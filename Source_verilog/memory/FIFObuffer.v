==> flow/design.v <==
module FIFObuffer( Clk, 
                   dataIn, 
                   RD, 
                   WR, 
                   EN, 
                   dataOut, 
                   Rst,
                   EMPTY, 
                   FULL 
                   ); 
input  Clk, 
       RD, 
       WR, 
       EN, 
       Rst;
output  EMPTY, 
        FULL;
input   [31:0]    dataIn;
output reg [31:0] dataOut;  
reg [3:0]  Count = 0; 
reg [31:0] FIFO [0:7]; 
reg [3:0]  readCounter = 0, 
           writeCounter = 0; 
assign EMPTY = (Count==0)? 1'b1:1'b0; 
assign FULL = (Count==8)? 1'b1:1'b0; 
always @ (posedge Clk) 
begin 
 if (EN==0); 
 else begin 
  if (Rst) begin 
   readCounter = 0; 
   writeCounter = 0; 
  end 
  else if (RD ==1'b1 && Count!=0) begin 
   dataOut  = FIFO[readCounter]; 
   readCounter = readCounter+1; 
  end 
  else if (WR==1'b1 && Count<8) begin
   FIFO[writeCounter]  = dataIn; 
   writeCounter  = writeCounter+1; 
  end 
  else; 
 end 
if (readCounter >= writeCounter) begin 
  Count=readCounter-writeCounter; 
 end 
 else if (writeCounter > readCounter) 
  Count=writeCounter-readCounter; 
 else;
 if (writeCounter==8) 
  writeCounter=0; 
 else if (readCounter==8) 
  readCounter=0;   
 else;
end 
endmodule
* Reports on FIFObuffer
Tool output for the design above, in the order of the flow. Line numbers count from 1 in the design file above. Library cell names are shortened. Not given: --
Inputs: design top FIFObuffer, clock input Clk, cell library sky130hd, corner tt_025C_1v80

* Word-level counts
Source: Yosys, flattened and elaborated, memories not mapped. Widths are those after wreduce. Registers that Yosys merges into a memory's read port (data or address) are not register bits. Print and check cells do not count. Equal cells are merged and count once. Memory sizes are those after Yosys's memory passes, which may raise the word count (mostly to a power of two), join words into wider ones and drop unused or constant bits.
Operators by class: div/mod/pow operators 0, add/subtract/negate cells 4, bitwise gates (word level) 1, mux-type cells 25, magnitude comparators 3, multipliers 0, shift operators 0, equality and inequality tests 3, reductions and logical operators 6
Operators by type and width (count):
- 32-bit two-way mux | 4
- 4-bit two-way mux | 11
- 4-bit == test with constant B | 3
- 3-bit two-way mux | 4
- 4-bit by 1-bit adder with 4-bit output with constant B | 2
- 4-bit subtractor | 2
- 1-bit two-way mux | 6
- 4-bit >= comparator | 1
- 4-bit > comparator | 1
- 4-bit less-than comparator with constant B | 1
- 4-bit zero test | 1
- 4-bit nonzero test | 1
- 3-bit AND reduction | 1
- 1-bit logical AND | 2
- 2-bit nonzero test | 1
- 1-bit NOT | 1
Storage and ports: bits in latches 0, memory bits (writable) 256, bits in registers 12, memories kept 1, bits of input ports 37, memory bits (read-only) 0, word width x clocked read ports 32
Memories:
- FIFO | depth 8, bits a word 32, rd ports 1, write ports 1, RTL line 21 | reg [31:0] FIFO [0:7];

* Logic depth
Longest topological path by Yosys (ltp), each cell counted once; first at word level (registers and memories cut), then after technology mapping (sequential cells cut; the memories' decode and read muxes count).
Logic depth: depth after elaboration 9, ABC_AREA 0, mapped depth 14, mapped depth without buffers 13

* Netlist
Source: synth_stat.txt of the flow (Yosys; design flattened, memories mapped). It holds for the ABC_AREA given above (unset counts as 0); a run with the other value may have another netlist. The area totals of this step are shown rounded.
Cells by type:
- edfxtp_1 | count 292, total area 8768.41 um2
- mux4_2 | count 64, total area 1.44E+03 um2
- mux2_2 | count 33, total area 371.606 um2
- dfxtp_1 | count 8, total area 160.154 um2
- ha_1 | count 10, total area 125.12 um2
- buf_2 | count 13, total area 65.062 um2
- inv_1 | count 13, total area 48.797 um2
- nor2_1 | count 13, total area 48.797 um2
- clkbuf_1 | count 12, total area 45.043 um2
- a21oi_1 | count 8, total area 40.038 um2
- fa_1 | count 2, total area 40.038 um2
- nand2_1 | count 9, total area 33.782 um2
- a31o_2 | count 3, total area 26.275 um2
- nor3_1 | count 5, total area 25.024 um2
- o221a_2 | count 2, total area 22.522 um2
- o31ai_4 | count 1, total area 21.27 um2
- nand2b_1 | count 3, total area 18.768 um2
- a22o_1 | count 2, total area 17.517 um2
Not listed: further types 33, cells in them 40.
Mapped netlist: chip area (Yosys) 11630 um2, mapped cells 533, area of sequential cells 8929 um2, mapped flip-flops 300, buffer cells 26

* Path before layout
OpenSTA on the mapped netlist: ideal clock, no wires. The path of least setup slack (recovery checks aside). Input and output delay are each 20% of the period. Register names are those of the netlist, which keeps one name where synthesis merged equal registers.
Timing post-synthesis: path type input-to-reg, start in EN, end reg Count[3], input delay 1.994 ns, arrival 5.543 ns, time at the first pin 1.994 ns, library setup time 0.264 ns, path delay 3.813 ns, data required time 9.706 ns, period 9.97 ns, stages on the path 11, path slack 4.164 ns, synthesis period reached 5.806 ns
"path delay" is the arrival time less input delay plus setup time. "stages on the path" counts driving pins, that of a launching flip-flop among them; a cell with two outputs on the path counts twice. "synthesis period reached" is the clock period less the worst setup slack; recovery checks do not enter. This is arithmetic on one report: input and output delays are still those of the set period (20% each). Between the ends stands the longest chain of elaborated cells between them, by number of cells; it is not shown to be the way that was timed. Of several equally long chains one is given. Each line given opens the expression or statement behind the cell; cells for indexed reads and writes are added by Yosys, which also makes memories of some case tables. The path ends at the data pin of a flip-flop with enable; ways to the enable are not counted.
On the way, post-synthesis: path through nand2_1 or2_1 buf_2 nor2_1 o221a_2 fa_1 a21oi_1 o31ai_2 mux2_2 o2111ai_1 nand3b_1, cells in the longest elaborated chain 4, elaborated cells between the ends (all ways) 8, source lines of those cells 5, classes of those cells add/sub: 2; compare: 2; mux: 4
RTL lines, path post-synthesis:
- start, declared | RTL line 14 | EN,
- 4-bit two-way mux | RTL line 28 | if (EN==0);
- 4-bit subtractor | RTL line 48 | Count=writeCounter-readCounter;
- 4-bit two-way mux | RTL line 47 | else if (writeCounter > readCounter)
- 4-bit two-way mux | RTL line 44 | if (readCounter >= writeCounter) begin
- end, assigned | RTL line 45 | Count=readCounter-writeCounter;
- end, assigned | RTL line 48
- end, declared | RTL line 20 | reg [3:0]  Count = 0;

* Timing after layout
Path of least setup slack in the final report of run 1 (OpenROAD, finished layout, wires in). Where an end is a register, its clock arrival counts in the times.
Timing after layout: path type input-to-reg, start in WR, end reg Count[3], time at the first pin 0.87 ns, path slack 1.02 ns, period 4.33 ns, stages on the path 13, input delay 0.87 ns, library setup time 0.25 ns, data required time 4.62 ns, arrival 3.60 ns
Between the ends stands the longest chain of elaborated cells between them, by number of cells; it is not shown to be the way that was timed. Of several equally long chains one is given. The path ends at the data pin of a flip-flop with enable; ways to the enable are not counted.
On the way, after layout: path through clkdlybuf4s50_1 nor2b_4 nand2_1 or3_4 nand2_1 ha_1 inv_1 fa_2 a21oi_2 o31ai_4 mux2_2 o2111ai_1 nand3b_1, cells in the longest elaborated chain 8, elaborated cells between the ends (all ways) 11, source lines of those cells 8, classes of those cells add/sub: 2; compare: 2; mux: 6; reduce/logical: 1
RTL lines, path after layout:
- start, declared | RTL line 13 | WR,
- 1-bit logical AND | RTL line 38 | else if (WR==1'b1 && Count<8) begin
- 4-bit two-way mux | RTL line 38
- 4-bit two-way mux | RTL line 34 | else if (RD ==1'b1 && Count!=0) begin
- 4-bit two-way mux | RTL line 30 | if (Rst) begin
- 4-bit two-way mux | RTL line 28 | if (EN==0);
- 4-bit subtractor | RTL line 48 | Count=writeCounter-readCounter;
- 4-bit two-way mux | RTL line 47 | else if (writeCounter > readCounter)
- 4-bit two-way mux | RTL line 44 | if (readCounter >= writeCounter) begin
- end, assigned | RTL line 45 | Count=readCounter-writeCounter;
- end, assigned | RTL line 48
- end, declared | RTL line 20 | reg [3:0]  Count = 0;

==> results <==
Top module FIFObuffer; platform sky130hd; tools Yosys and OpenROAD; 2 stored runs in no particular order. Input and output delays are each 20% of the period that was set; the output load is 0.01 pF.
By "achieved clock period" is meant the clock period of the run minus its worst setup slack. This is arithmetic on one report: input and output delays are still those of the set period (20% each).
By "critical path time" is meant the share of the clock period that the worst setup path is allowed (20% is reserved at inputs, 20% at outputs), minus its slack. Clock arrival times at its registers enter into it.
"total power after layout" is the tool's figure for a default switching activity; nothing was simulated.
Results are given in rounded form.

[run 1] flow files
==> flow/run.sh <==
#!/bin/bash
# the make line also repeats the synthesis and layout settings of config.mk as NAME=value (left out here)
make -C /OpenROAD-flow-scripts/flow DESIGN_CONFIG=/design/flow/config.mk WORK_HOME=/design/flow/orfs CLKGATE_MAP_FILE= finish
==> flow/config.mk <==
export PLATFORM = sky130hd
export DESIGN_NAME = FIFObuffer
export DESIGN_NICKNAME = FIFObuffer
export VERILOG_FILES = /design/flow/design.v
export SDC_FILE = /design/flow/constraint.sdc
export NUM_CORES = 4
export LEC_CHECK = 0
export CAP_MARGIN = 20
export CELL_PAD_IN_SITES_DETAIL_PLACEMENT = 1
export CORE_ASPECT_RATIO = 1.02
export CORE_MARGIN = 2
export CORE_UTILIZATION = 57
export SETUP_SLACK_MARGIN = 0.91
export SLEW_MARGIN = 20
==> flow/constraint.sdc <==
create_clock -name core_clock -period 4.33 [get_ports {Clk}]
set_input_delay 0.8660 -clock core_clock [delete_from_list [all_inputs] [get_ports {Clk}]]
set_output_delay 0.8660 -clock core_clock [all_outputs]
set_load 0.01 [all_outputs]

[run 1] result: total power after layout 6987 uW; total negative slack 0.000 ns; setup slack of the worst path 1.018 ns; chip area in the Yosys report 11630 um2; worst hold slack in the final report 0.579 ns; std-cell area (final layout) 13840 um2; die area 21560 um2; utilization of the finished layout 69.5%; achieved clock period 3.312 ns; critical path time 2.45 ns; critical path type input-to-reg

[run 2] flow files
==> flow/run.sh <==
#!/bin/bash
# the make line also repeats the synthesis and layout settings of config.mk as NAME=value (left out here)
make -C /OpenROAD-flow-scripts/flow DESIGN_CONFIG=/design/flow/config.mk WORK_HOME=/design/flow/orfs CLKGATE_MAP_FILE= finish
==> flow/config.mk <==
export PLATFORM = sky130hd
export DESIGN_NAME = FIFObuffer
export DESIGN_NICKNAME = FIFObuffer
export VERILOG_FILES = /design/flow/design.v
export SDC_FILE = /design/flow/constraint.sdc
export NUM_CORES = 4
export LEC_CHECK = 0
export CAP_MARGIN = 20
export CORE_MARGIN = 2
export CORE_UTILIZATION = 43
export CTS_CLUSTER_DIAMETER = 68
export MAX_ROUTING_LAYER = met5
export MIN_ROUTING_LAYER = met2
export PLACE_DENSITY = 0.57
export SETUP_SLACK_MARGIN = 0.29
export SLEW_MARGIN = 30
==> flow/constraint.sdc <==
create_clock -name core_clock -period 5.77 [get_ports {Clk}]
set_input_delay 1.1540 -clock core_clock [delete_from_list [all_inputs] [get_ports {Clk}]]
set_output_delay 1.1540 -clock core_clock [all_outputs]
set_load 0.01 [all_outputs]

[run 2] result: total power after layout 5244 uW; total negative slack 0.000 ns; setup slack of the worst path 1.606 ns; chip area in the Yosys report 11630 um2; worst hold slack in the final report 0.565 ns; std-cell area (final layout) 13770 um2; die area 28380 um2; utilization of the finished layout 51.5%; achieved clock period 4.164 ns; critical path time 3.01 ns; critical path type input-to-reg
