==> flow/design.v <==
module syn_lifo #(parameter data_width =8 , depth = 8) 
(
    input clk ,clr , 
    input push,pop ,
    input [data_width-1:0] data_in ,
    output reg [data_width-1:0] data_out ,
    output full,empty  
);
reg [$clog2(depth):0] st_ptr ; 
reg [data_width-1:0] lifo [0:depth-1] ; 
always @(posedge clk) 
    begin
        if (clr)
            st_ptr <= 0 ; 
        else 
            begin
                if (push & !full) 
                    begin   
                        lifo[st_ptr] = data_in ; 
                        st_ptr = st_ptr + 1; 
                    end 
                else if (pop & !empty)
                    begin   
                        st_ptr = st_ptr - 1; 
                        data_out = lifo[st_ptr] ; 
                    end 
                else ; 
            end 
    end 
assign full = st_ptr == depth ; 
assign empty = st_ptr == 0 ; 
endmodule 
**Step by step through the tools: syn_lifo**

What the tools print for syn_lifo, step after step.
Line numbers count from 1 in the design file above.
Operators carry their Yosys type and port widths (W data, S select, Z words).
Cell names lack the library's common part.
A cell with -- has no value.

- Design top: syn_lifo
- Clock: clk
- Standard-cell library: sky130hd
- Timing corner: tt_025C_1v80

**After elaboration**

Counts by Yosys on the flattened word-level netlist (proc, flatten, opt, wreduce). Print and check cells are left out. Cells with the same type and inputs are merged into one.

- Register bits after elaboration: 76
- Latch bits: 0
- Bits in writable memories: 0
- Bits in read-only memories: 0
- Word width x clocked read ports: 0
- Memories kept: 0
- Input bits: 12
- Output and inout bits: 10
- Cells after elaboration: 73

- $add $sub $neg: 2
- $mul: 0
- Divide/modulo/power cells: 0
- Order comparisons: 0
- Eq/ne operators: 15
- Shift operators: 0
- Mux-type cells: 11
- Bitwise logic cells: 12
- Reduce/logical cells: 23

Operator list:

| cell | count |
|---|---|
| $pmux W8 S8 | 1 |
| $mux W8 | 8 |
| $reduce_or A7 Y1 | 8 |
| $reduce_and A3 Y1 | 9 |
| $eq A3 B3 Y1 const B | 8 |
| $eq A3 B2 Y1 const B | 4 |
| $not A1 Y1 | 10 |
| $mux W4 | 2 |
| $eq A3 B1 Y1 const B | 2 |
| $logic_not A3 Y1 | 2 |
| $add A4 B1 Y4 const B | 1 |
| $sub A4 B1 Y4 const B | 1 |
| $eq A4 B4 Y1 const B | 1 |
| $logic_not A4 Y1 | 1 |
| $and A1 B1 Y1 | 2 |
| $logic_not A1 Y1 | 2 |
| $reduce_bool A2 Y1 | 1 |

**Depth**

Yosys ltp: most cells in a row. Word level: on the elaborated netlist, between registers, memories and ports. Mapped: between sequential cells and ports; inverters and the memories' decode and read muxes count.

- Depth after elaboration: 5
- ABC_AREA: 0
- Gate-level depth with buffers: 8
- Mapped depth without buffers: 6

**Netlist**

Source: synth_stat.txt of the flow (Yosys; design flattened, memories mapped). It holds for the ABC_AREA given above (unset counts as 0); a run with the other value may have another netlist.
The area totals of this step are shown rounded.

- Standard cells after synthesis: 212
- Cell area after synthesis: 3,110 um2
- Area of sequential cells: 2,240 um2
- Flip-flop cells: 76
- Buffer cells: 14

Cells by type:

| type | count | total area (um2) |
|---|---|---|
| edfxtp_1 | 72 | 2.16E+03 |
| nand3_1 | 19 | 95.091 |
| a222oi_1 | 9 | 90.086 |
| ha_1 | 7 | 87.584 |
| dfxtp_1 | 4 | 80.077 |
| a21oi_1 | 14 | 70.067 |
| a221oi_1 | 6 | 52.55 |
| o22a_1 | 6 | 52.55 |
| clkbuf_1 | 11 | 41.29 |
| nor2_1 | 11 | 41.29 |
| nand2b_1 | 6 | 37.536 |
| o21ai_0 | 5 | 25.024 |
| a22oi_1 | 3 | 22.522 |
| buf_6 | 2 | 22.522 |
| inv_1 | 6 | 22.522 |
| nand2_1 | 6 | 22.522 |
| nor3_1 | 4 | 20.019 |
| xnor2_1 | 2 | 17.517 |

Not listed: further types 17, cells in them 19.

**Path before layout**

Source: OpenSTA report_checks on the synthesized netlist (no wires, ideal clock, input and output delay 20% of the period each), path of least setup slack; recovery checks are left aside. Register names are those of the netlist, which keeps one name where synthesis merged equal registers.

- Path type: register -> register
- From: register st_ptr[0]
- To: register data_out[0]
- Clock period: 3,160 ps
- Setup time: 406 ps
- Launch time at the first pin: 0 ps
- Data arrival time: 2,240 ps
- Required time: 2,754 ps
- Slack: 515 ps
- Delay of the path: 2,646 ps
- Stages on the path: 6
- Buffers on the path: 1
- Synthesis period reached: 2,645 ps

"delay of the path" is the arrival time less input delay plus setup time.
"stages on the path": output pins that drive a net of the path, with the launching flip-flop's if there is one; two outputs of one cell count as two.
"synthesis period reached" is the clock period less the worst setup slack; recovery checks do not enter. This is arithmetic on one report: input and output delays are still those of the set period (20% each).
A register here has more assigning lines than the two given.
Only ways into the end's enable, where the timed path ends, are counted here.

- Cells stage by stage: dfxtp_1 -> inv_1 -> ha_1 -> clkbuf_1 -> nor3b_1 -> a2111oi_1
- Elaborated cells on any way between the ends: 8
- Source lines of those cells: 4
- Those cells by class: eq/ne (1); logic (3); reduce/logical (4)

Ends and longest elaborated chain, post-synthesis:

| what | line | text |
|---|---|---|
| from (decl) | 9 | `reg [$clog2(depth):0] st_ptr ;` |
| from (assign) | 20 | `st_ptr = st_ptr + 1;` |
| from (assign) | 24 | `st_ptr = st_ptr - 1;` |
| to (assign) | 25 | `data_out = lifo[st_ptr] ;` |
| to (decl) | 6 | `output reg [data_width-1:0] data_out ,` |

No chain of elaborated cells between the ends is given.
Some nets on the timed path still bear RTL names; the line given drives or declares the net.

Named nets, post-synthesis:

| net | line | text |
|---|---|---|
| empty | 31 | `assign empty = st_ptr == 0 ;` |

**Path in the finished layout**

From the final timing report of job 1: the path of least setup slack in the routed layout; clock arrival at registers is part of the times.
The report prints the path's times to 10 ps; the period is as set.

- Path type: register -> output
- From: register st_ptr[0]
- To: output port empty
- Clock period: 2,700 ps
- Output delay: 540 ps
- Launch time at the first pin: 350 ps
- Data arrival time: 2,000 ps
- Required time: 2,160 ps
- Slack: 160 ps
- Stages on the path: 5
- Buffers on the path: 1

The rows between start and end are the longest chain of elaborated cells between them; the timing report does not say that the signal goes this way. Where chains are equally long, one stands for them.
Each line given opens the expression or statement behind the cell; cells for indexed reads and writes are added by Yosys, which also makes memories of some case tables.
A register here has more assigning lines than the two given.

- Cells stage by stage: dfxtp_1 -> inv_1 -> ha_2 -> nor3b_2 -> clkdlybuf4s50_1
- Length of the longest elaborated chain: 1
- Elaborated cells on any way between the ends: 1
- Source lines of those cells: 1
- Those cells by class: reduce/logical (1)

Ends and longest elaborated chain, after layout:

| what | line | text |
|---|---|---|
| from (decl) | 9 | `reg [$clog2(depth):0] st_ptr ;` |
| from (assign) | 20 | `st_ptr = st_ptr + 1;` |
| from (assign) | 24 | `st_ptr = st_ptr - 1;` |
| $logic_not A4 Y1 | 31 | `assign empty = st_ptr == 0 ;` |
| to (decl) | 7 | `output full,empty` |

--- measured runs ---
Record of 2 stored runs of the RTL-to-layout flow on syn_lifo, platform sky130hd. The runs are unordered. Constraints: input delay and output delay 20% of the set period each, output load 0.01 pF.
By "worst path time" is meant the share of the clock period that the worst setup path is allowed (20% is reserved at inputs, 20% at outputs), minus its slack. Clock arrival times at its registers enter into it.
"worst path time" is known to 10 ps.
Measured values are rounded.

### Job 1

Settings: `period_ns=2.7`, `CORE_UTILIZATION=41`, `CAP_MARGIN=20`, `CORE_MARGIN=2`, `SLEW_MARGIN=20`

- Chip area in the Yosys report: 3,110 um2
- Area inside the die boundary: 8,300 um2
- Standard-cell area after routing: 3,740 um2
- Worst slack on setup checks: 163 ps
- Summed negative setup slack: 0 ps
- Worst path time: 2,000 ps
- Kind of the worst setup path: register -> output

### Job 2

Settings: `period_ns=2.91`, `CORE_UTILIZATION=51`, `SETUP_SLACK_MARGIN=0.12`, `PLACE_DENSITY_LB_ADDON=0.14`, `HOLD_SLACK_MARGIN=0.21`, `CORE_ASPECT_RATIO=0.79`, `CELL_PAD_IN_SITES_DETAIL_PLACEMENT=0`, `SLEW_MARGIN=25`, `MAX_ROUTING_LAYER=met5`, `CAP_MARGIN=20`, `CORE_MARGIN=2`

- Chip area in the Yosys report: 3,110 um2
- Area inside the die boundary: 6,740 um2
- Standard-cell area after routing: 3,660 um2
- Worst slack on setup checks: 227 ps
- Summed negative setup slack: 0 ps
- Worst path time: 2,100 ps
- Kind of the worst setup path: register -> output
--- end ---
